==> flow/design.v <==
module axi_fifo #(
    parameter   DW = 8,  
    parameter   DP = 4   
)(
    i_clk, i_resetn,
    i_data, i_push, i_pop,
    o_data, o_valid, o_full, o_empty
);
input  logic          i_clk;
input  logic          i_resetn;
input  logic [DW-1:0] i_data;
input  logic          i_push;
input  logic          i_pop;
output logic [DW-1:0] o_data;
output logic          o_valid;
output logic          o_full;
output logic          o_empty;
localparam AW = $clog2(DW);
reg [DW-1:0] mem [DP];
reg [AW-1:0] wptr;
reg [AW-1:0] rptr;
reg [AW-1:0] cnt;
wire         wr_en;
wire         rd_en;
assign wr_en = i_push && ~o_full;
assign rd_en = i_pop && ~o_empty;
assign o_full = cnt==DP-1;
assign o_empty = cnt==0;
always @ (posedge i_clk or negedge i_resetn) begin
    if(~i_resetn)
        wptr <= #1 '0;
    else if(wr_en)
        wptr <= #1 wptr + 1;
end
always @ (posedge i_clk or negedge i_resetn) begin
    if(~i_resetn)
        rptr <= #1 '0;
    else if(rd_en)
        rptr <= #1 rptr + 1;
end
always @ (posedge i_clk or negedge i_resetn) begin
    if(~i_resetn)
        cnt <= #1 '0;
    else if(wr_en & ~rd_en)
        cnt <= #1 cnt + 1;
    else if(rd_en & ~wr_en)
        cnt <= #1 cnt - 1;
end
always @ (posedge i_clk or negedge i_resetn) begin
    integer i;
    if(~i_resetn) begin
        for(i=0;i<DP;i=i+1) begin
            mem[i] <= #1 '0;
        end
    end else if(wr_en) begin
        mem[wptr] <= #1 i_data;
    end
end
assign o_data = mem[rptr];
assign o_valid = rd_en;
endmodule
# [From RTL to reports: axi_fifo]
# What the tools print for axi_fifo, step after step.
# Lines are those of the file above, counted from 1.
# Operators: Yosys type, input widths -> output width; for muxes data width and select width s.
# Library cell names are shortened.
# Not given: --
[design] design="axi_fifo" clock_port="i_clk" cell_library="sky130hd" lib_corner="tt_025C_1v80"

# [Word level]
# Yosys after proc, flatten, opt, wreduce and memory -nomap, before mapping. Print and check cells are not counted. Equal cells are merged and count once.
[op_classes] n_reduce_logical=10 bitwise=6 n_eq=7 muxes=3 addsub=4
[op_table] cell="$pmux 8 s4" n=1
[op_table] cell="$add 3x1->3 const B" n=3
[op_table] cell="$eq 2x2->1 const B" n=4
[op_table] cell="$reduce_and 2->1" n=4
[op_table] cell="$mux 3" n=2
[op_table] cell="$not 1->1" n=4
[op_table] cell="$eq 2x1->1 const B" n=2
[op_table] cell="$logic_not 2->1" n=2
[op_table] cell="$sub 3x1->3 const B" n=1
[op_table] cell="$eq 3x2->1 const B" n=1
[op_table] cell="$logic_not 3->1" n=1
[op_table] cell="$and 1x1->1" n=2
[op_table] cell="$logic_and 1x1->1" n=2
[op_table] cell="$reduce_bool 2->1" n=1
[bits] elab_cells=37 out_inout_bits=11 inputBits=12 ff_bits=41

# [Longest topological paths]
# Yosys ltp: most cells in a row. Word level: on the elaborated netlist, between registers, memories and ports. Mapped: between sequential cells and ports; inverters and the memories' decode and read muxes count.
[logic_depth] word_depth=7 ABC_AREA=0 mapped_depth=11 depth_no_buf=9

# [Mapped cells and area]
# Yosys stat after the flow's synthesis: flattened, memories mapped to cells. It holds for the ABC_AREA given above (unset counts as 0); a run with the other value may have another netlist.
[synth_totals] yosys_area_um2=1876.8 seq_area_um2=975.9 buf_cells=7 ff_cells=39 stdcells=148
[by_type] cell="dfrtp_1" n=39 area_total_um2=975.936
[by_type] cell="mux2_2" n=26 area_total_um2=292.781
[by_type] cell="ha_1" n=9 area_total_um2=112.608
[by_type] cell="a222oi_1" n=8 area_total_um2=80.077
[by_type] cell="mux2i_1" n=8 area_total_um2=80.077
[by_type] cell="inv_1" n=14 area_total_um2=52.55
[by_type] cell="o22ai_1" n=8 area_total_um2=50.048
[by_type] cell="nand2_1" n=12 area_total_um2=45.043
[by_type] cell="nor2_4" n=3 area_total_um2=33.782
[by_type] cell="xnor2_1" n=3 area_total_um2=26.275
[by_type] cell="fa_1" n=1 area_total_um2=20.019
[by_type] cell="xor2_1" n=2 area_total_um2=17.517
[by_type] cell="clkbuf_1" n=4 area_total_um2=15.014
[by_type] cell="mux2_4" n=1 area_total_um2=15.014
[by_type] cell="nand2b_1" n=2 area_total_um2=12.512
[by_type] cell="buf_6" n=1 area_total_um2=11.261
[by_type] cell="and3b_1" n=1 area_total_um2=8.758
[by_type] cell="buf_4" n=1 area_total_um2=7.507
# Not listed: further types 4, cells in them 5.

# [Path before layout]
# OpenSTA on the mapped netlist: ideal clock, no wires. The path of least setup slack (recovery checks aside). Input and output delay are each 20% of the period. Register names are those of the netlist, which keeps one name where synthesis merged equal registers.
[synth_path] path_kind="reg2reg" from="register cnt[0]" to="register cnt[2]" arrival_ps=2081 required_time_ps=2301 tclk_ps=2380 stages=12 setup_ps=79 delay_ps=2160 launch_ps=0 n_path_buf=2 path_slack_ps=219 period_less_setup_slack_ps=2161
# "delay_ps" = arrival - input delay + setup time.
# "stages" counts driving pins, that of a launching flip-flop among them; a cell with two outputs on the path counts twice.
# "period_less_setup_slack_ps" = period - worst setup slack (recovery checks aside). The figure is calculated, with input and output delays left at 20% of the set period.
# Between the ends stands the longest chain of elaborated cells between them, by number of cells; it is not shown to be the way that was timed. Of several equally long chains one is given.
# Each line given opens the expression or statement behind the cell; cells for indexed reads and writes are added by Yosys, which also makes memories of some case tables.
# At most two assigning lines are given for a register; there are more.
[synth_between] cell_sequence="dfrtp_1 > and3b_1 > buf_6 > nand2b_1 > buf_4 > inv_2 > ha_1 > inv_1 > fa_1 > xor2_1 > nor2_1 > xor2_1" elab_chain_cells=7 cone_cells=15 lines_between=8 classes_between="add/sub (2); eq/ne (1); mux (2); logic (6); reduce/logical (4)"
[synth_rtl] element="from (decl)" line=22 rtl="reg [AW-1:0] cnt;"
[synth_rtl] element="from (assign)" line=45 rtl="cnt <= #1 cnt + 1;"
[synth_rtl] element="from (assign)" line=47 rtl="cnt <= #1 cnt - 1;"
[synth_rtl] element="$eq 3x2->1" line=27 rtl="assign o_full = cnt==DP-1;"
[synth_rtl] element="$not 1->1" line=25 rtl="assign wr_en = i_push && ~o_full;"
[synth_rtl] element="$logic_and 1x1->1" line=25
[synth_rtl] element="$not 1->1" line=46 rtl="else if(rd_en & ~wr_en)"
[synth_rtl] element="$and 1x1->1" line=46
[synth_rtl] element="$mux 3" line=46
[synth_rtl] element="$mux 3" line=44 rtl="else if(wr_en & ~rd_en)"
[synth_rtl] element="to (assign)" line=45
[synth_rtl] element="to (assign)" line=47
[synth_rtl] element="to (decl)" line=22
# Nets of the timed path that keep an RTL name, with a line that drives or declares them; the list need not be complete.
[synth_named_nets] signal="o_full" line=27
[synth_named_nets] signal="wr_en" line=25

# [Path in the finished layout]
# From the final timing report of flow run 1: the path of least setup slack in the routed layout; clock arrival at registers is part of the times.
# The path's times are printed in steps of 10 ps; the period is the one set.
[layout_path] path_kind="reg2out" from="register rptr[0]" to="output port o_data[3]" out_delay_ps=410 launch_ps=290 tclk_ps=2060 required_time_ps=1650 n_path_buf=1 stages=6 arrival_ps=1660 path_slack_ps=-20
# Between the ends stands the longest chain of elaborated cells between them, by number of cells; it is not shown to be the way that was timed. Of several equally long chains one is given.
[layout_between] cell_sequence="dfrtp_2 > inv_2 > ha_4 > a222oi_1 > mux2i_1 > buf_2" elab_chain_cells=2 cone_cells=5 lines_between=1 classes_between="eq/ne (3); mux (1); reduce/logical (1)"
[layout_rtl] element="from (decl)" line=21 rtl="reg [AW-1:0] rptr;"
[layout_rtl] element="from (assign)" line=37 rtl="rptr <= #1 '0;"
[layout_rtl] element="from (assign)" line=39 rtl="rptr <= #1 rptr + 1;"
[layout_rtl] element="$eq 2x2->1" line=59 rtl="assign o_data = mem[rptr];"
[layout_rtl] element="$pmux 8 s4" line=59
[layout_rtl] element="to (decl)" line=14 rtl="output logic [DW-1:0] o_data;"

# Top module axi_fifo; platform sky130hd; tools Yosys and OpenROAD; 2 stored runs in no particular order. Input and output delays are each 20% of the period that was set; the output load is 0.01 pF.
# By "timing.achieved_period_ps" is meant the clock period of the run minus its worst setup slack. This is arithmetic on one report: input and output delays are still those of the set period (20% each).
# "worst_path_time_ps": the worst setup path's part of the clock period (all of it between registers, 20% less for each end at a port) less its slack. A launch clock that arrives late makes it longer, a capture clock that arrives late makes it shorter.
# "power.total_uw" rests on the timing tool's default activity at the inputs, not on a simulated workload.
# "worst_path_time_ps" is given in steps of 10 ps.
run="flow run 1" settings period_ns=2.06 CORE_UTILIZATION=43 PLACE_DENSITY=0.65 CORE_ASPECT_RATIO=0.6 CELL_PAD_IN_SITES_GLOBAL_PLACEMENT=2 GPL_TIMING_DRIVEN=1 CTS_CLUSTER_DIAMETER=124 CAP_MARGIN=20 CORE_MARGIN=2 SLEW_MARGIN=20
run="flow run 1" results worst_path_time_ps=1660 path_kind="reg2out" power.total_uw=3938 final_stdcell_area_um2=2412.3 dieArea_um2=4926.6 timing.achieved_period_ps=2077 finish.utilization_pct=58.2 ys_area_um2=1876.8 tns_ps=-33 timing.setup.ws_ps=-17
run="flow run 2" settings period_ns=2.45 CORE_UTILIZATION=18 SETUP_SLACK_MARGIN=0.03 PLACE_DENSITY_LB_ADDON=0.3 CORE_ASPECT_RATIO=1.36 CORE_MARGIN=4 CELL_PAD_IN_SITES_GLOBAL_PLACEMENT=2 TNS_END_PERCENT=75 ABC_AREA=0 CAP_MARGIN=20 SLEW_MARGIN=20
run="flow run 2" results worst_path_time_ps=1820 path_kind="reg2out" power.total_uw=3337 final_stdcell_area_um2=2432.3 dieArea_um2=12143.8 timing.achieved_period_ps=2313 finish.utilization_pct=23.8 ys_area_um2=1876.8 tns_ps=0 timing.setup.ws_ps=137
